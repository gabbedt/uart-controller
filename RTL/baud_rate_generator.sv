==> flow/design.v <==
module baud_rate_generator (
    input  logic                    clk_i,      
    input  logic                    rst_n_i,
    input  logic [15:0]             divisor_i,       
    output logic                    ov_baud_rt_o     
);
    logic [15:0] counter_ov;
        always_ff @(posedge clk_i) begin : counter_16_br
            if (!rst_n_i) begin 
                counter_ov <= 16'b0; 
            end else begin  
                counter_ov <= (counter_ov == divisor_i) ? 16'b0 : counter_ov + 1'b1;
            end
        end : counter_16_br
    assign ov_baud_rt_o = (counter_ov == 1);
endmodule : baud_rate_generator
## Reports on baud_rate_generator

The steps from the RTL of baud_rate_generator to its reports follow in flow order.
Line numbers count from 1 in the design file above.
Cell names lack the library's common part.
A cell with - has no value.

- Top: baud_rate_generator
- Clock input: clk_i
- Standard-cell library: sky130hd
- Corner: tt_025C_1v80

## Elaborated design

Yosys after proc, flatten, opt, wreduce and memory -nomap, before mapping. Enables and synchronous resets that opt folds into registers are not counted as muxes. Memory bits, and registers merged into a memory's read port (data or address), are not among the register bits. Print and check cells are not counted. Equal cells are merged and count once.

- Latch bits: 0
- Register bits after elaboration: 16
- Bits of input ports: 18
- ROM bits: 0
- Output and inout port bits: 1
- Word width x clocked read ports: 0
- Bits in writable memories: 0
- Memories kept: 0
- Word-level cells: 6

- Bitwise logic cells: 1
- $lt $le $gt $ge: 0
- Shift operators: 0
- Div/mod/pow operators: 0
- Eq/ne operators: 2
- $mul: 0
- Add/sub/neg operators: 1
- Multiplexer cells: 0
- Reductions and logical operators: 1

Operators by type and width:

| operator | count |
|---|---|
| adder 16 x 1 -> 16 bit with constant B | 1 |
| equality test 16 x 1 -> 1 bit with constant B | 1 |
| equality test 16 bit | 1 |
| OR reduction 2 bit | 1 |
| NOT 1 bit | 1 |

## Logic depth

Longest topological path by Yosys (ltp), each cell counted once; first at word level (registers and memories cut), then after technology mapping (sequential cells cut; the memories' decode and read muxes count).

- Word-level depth: 2
- ABC_AREA: 1
- Depth in mapped cells: 10
- Mapped depth without buffers: 9

## After synthesis

The flow's flattened synthesis, as Yosys stat reports it; memories are mapped. The netlist is that of the ABC_AREA named above (0 if unset); the other value can give another one.

- Sequential area: 320.3 µm²
- Standard cells after synthesis: 190
- Flip-flops: 16
- Synthesis area: 1098.6 µm²

Cells by type:

| type | count | total area (µm²) |
|---|---|---|
| dfxtp_1 | 16 | 320.307 |
| nand2_1 | 71 | 266.506 |
| inv_1 | 36 | 135.13 |
| nor2_1 | 31 | 116.362 |
| xor2_1 | 9 | 78.826 |
| nand4_1 | 8 | 50.048 |
| ha_1 | 2 | 25.024 |
| nand3_1 | 5 | 25.024 |
| nor3_1 | 4 | 20.019 |
| buf_8 | 1 | 15.014 |
| nand2_4 | 1 | 11.261 |
| o21ai_0 | 2 | 10.01 |
| xnor2_1 | 1 | 8.758 |
| nor2_2 | 1 | 6.256 |
| nor4_1 | 1 | 6.256 |
| inv_2 | 1 | 3.754 |

## Worst setup path after synthesis

OpenSTA on the mapped netlist: ideal clock, no wires. The path of least setup slack (recovery checks aside). Input and output delay are each 20% of the period. Register names are those of the netlist, which keeps one name where synthesis merged equal registers.

- Path kind: register to output
- Start point: register counter_ov[0]
- End point: output ov_baud_rt_o
- Required time: 1.952 ns
- Data arrival time: 1.064 ns
- Slack: 0.888 ns
- External output delay: 0.488 ns
- Path delay: 1.064 ns
- Clock period: 2.44 ns
- Driving pins on the path: 4
- Time at the first pin: 0.000 ns
- Synthesis period reached: 1.552 ns

"path delay" = arrival - input delay + setup time.
A path that ends at an output port has no setup time.
"driving pins on the path" counts driving pins, that of a launching flip-flop among them; a cell with two outputs on the path counts twice.
"synthesis period reached" = period - worst setup slack (recovery checks aside). The figure is calculated, with input and output delays left at 20% of the set period.
Between the ends stands the longest chain of elaborated cells between them, by number of cells; it is not shown to be the way that was timed. Of several equally long chains one is given.
A line is the first line of the expression or statement that the cell stems from. Yosys adds cells for indexed reads and writes and turns some case tables into memories.

- Cells stage by stage: dfxtp_1 ha_1 nand3_1 nor4_1
- Length of the longest elaborated chain: 1
- Elaborated cells between the ends (all ways): 1
- Source lines of those cells: 1
- Classes of those cells: eq/ne (1)

RTL lines, path post-synthesis:

| element | RTL line | RTL |
|---|---|---|
| start: declaration | 7 | `logic [15:0] counter_ov;` |
| start: assignment | 10 | `counter_ov <= 16'b0;` |
| start: assignment | 12 | `counter_ov <= (counter_ov == divisor_i) ? 16'b0 : counter_ov + 1'b1;` |
| equality test 16 x 1 -> 1 bit | 15 | `assign ov_baud_rt_o = (counter_ov == 1);` |
| end: declaration | 5 | `output logic                    ov_baud_rt_o` |

## Path in the finished layout

Path of least setup slack in the final report of flow run A (OpenROAD, finished layout, wires in). Where an end is a register, its clock arrival counts in the times.

- Path kind: register to output
- Start point: register counter_ov[0]
- End point: output ov_baud_rt_o
- Data arrival time: 1.91 ns
- Time at the first pin: 0.28 ns
- Slack: 0.76 ns
- Clock period: 3.33 ns
- External output delay: 0.67 ns
- Driving pins on the path: 5
- Required time: 2.66 ns

Between the ends stands the longest chain of elaborated cells between them, by number of cells; it is not shown to be the way that was timed. Of several equally long chains one is given.

- Cells stage by stage: dfxtp_1 ha_1 nand3_1 nor4_1 clkdlybuf4s50_1
- Length of the longest elaborated chain: 1
- Elaborated cells between the ends (all ways): 1
- Source lines of those cells: 1
- Classes of those cells: eq/ne (1)

RTL lines, path post-layout:

| element | RTL line | RTL |
|---|---|---|
| start: declaration | 7 | `logic [15:0] counter_ov;` |
| start: assignment | 10 | `counter_ov <= 16'b0;` |
| start: assignment | 12 | `counter_ov <= (counter_ov == divisor_i) ? 16'b0 : counter_ov + 1'b1;` |
| equality test 16 x 1 -> 1 bit | 15 | `assign ov_baud_rt_o = (counter_ov == 1);` |
| end: declaration | 5 | `output logic                    ov_baud_rt_o` |

baud_rate_generator through Yosys and OpenROAD on sky130hd: 2 stored runs, unordered, with their settings and measured results. The constraints put input and output delay at 20% of the set period each and load the outputs with 0.01 pF.
"achieved period" is the run's clock period less its worst setup slack. It is reckoned from that one timing run; input and output delays stay at 20% of the period that was set.
"worst setup path time" is the time allowed to the run's worst setup path (the clock period less input and output delay, where it has them) less its slack. Clock arrival times count: a late capture clock shortens it, a late launch clock lengthens it.
"power consumption" is the tool's figure for a default switching activity; nothing was simulated.

### Flow run A

Settings: `period_ns=3.33`, `CORE_UTILIZATION=44`, `SETUP_SLACK_MARGIN=-0.21`, `PLACE_DENSITY_LB_ADDON=0.28`, `CORE_ASPECT_RATIO=0.94`, `CELL_PAD_IN_SITES_GLOBAL_PLACEMENT=0`, `CELL_PAD_IN_SITES_DETAIL_PLACEMENT=1`, `TNS_END_PERCENT=20`, `ABC_AREA=1`, `SLEW_MARGIN=35`, `MAX_ROUTING_LAYER=met5`, `CAP_MARGIN=20`, `CORE_MARGIN=2`

- Power consumption: 366.4 uW
- Overall die area: 2912.5 µm²
- Achieved period: 2.574 ns
- Worst setup slack after layout: 0.756 ns
- Post-route utilization: 0.56
- Worst setup path time: 1.91 ns
- Worst setup path kind: register to output
- Lowest hold slack: 0.517 ns
- Standard-cell area after routing: 1321.3 µm²
- Total negative slack on setup checks: 0.000 ns
- Area of the synthesized netlist: 1098.6 µm²

### Flow run B

Settings: `period_ns=3.21`, `CORE_UTILIZATION=72`, `SETUP_SLACK_MARGIN=0.59`, `PLACE_DENSITY_LB_ADDON=0.04`, `HOLD_SLACK_MARGIN=0.25`, `CORE_ASPECT_RATIO=1.12`, `CORE_MARGIN=8`, `CELL_PAD_IN_SITES_DETAIL_PLACEMENT=1`, `ABC_AREA=1`, `GPL_TIMING_DRIVEN=0`, `CAP_MARGIN=15`, `SLEW_MARGIN=30`, `MAX_ROUTING_LAYER=met4`

No results, placement failed with FLW-0024.
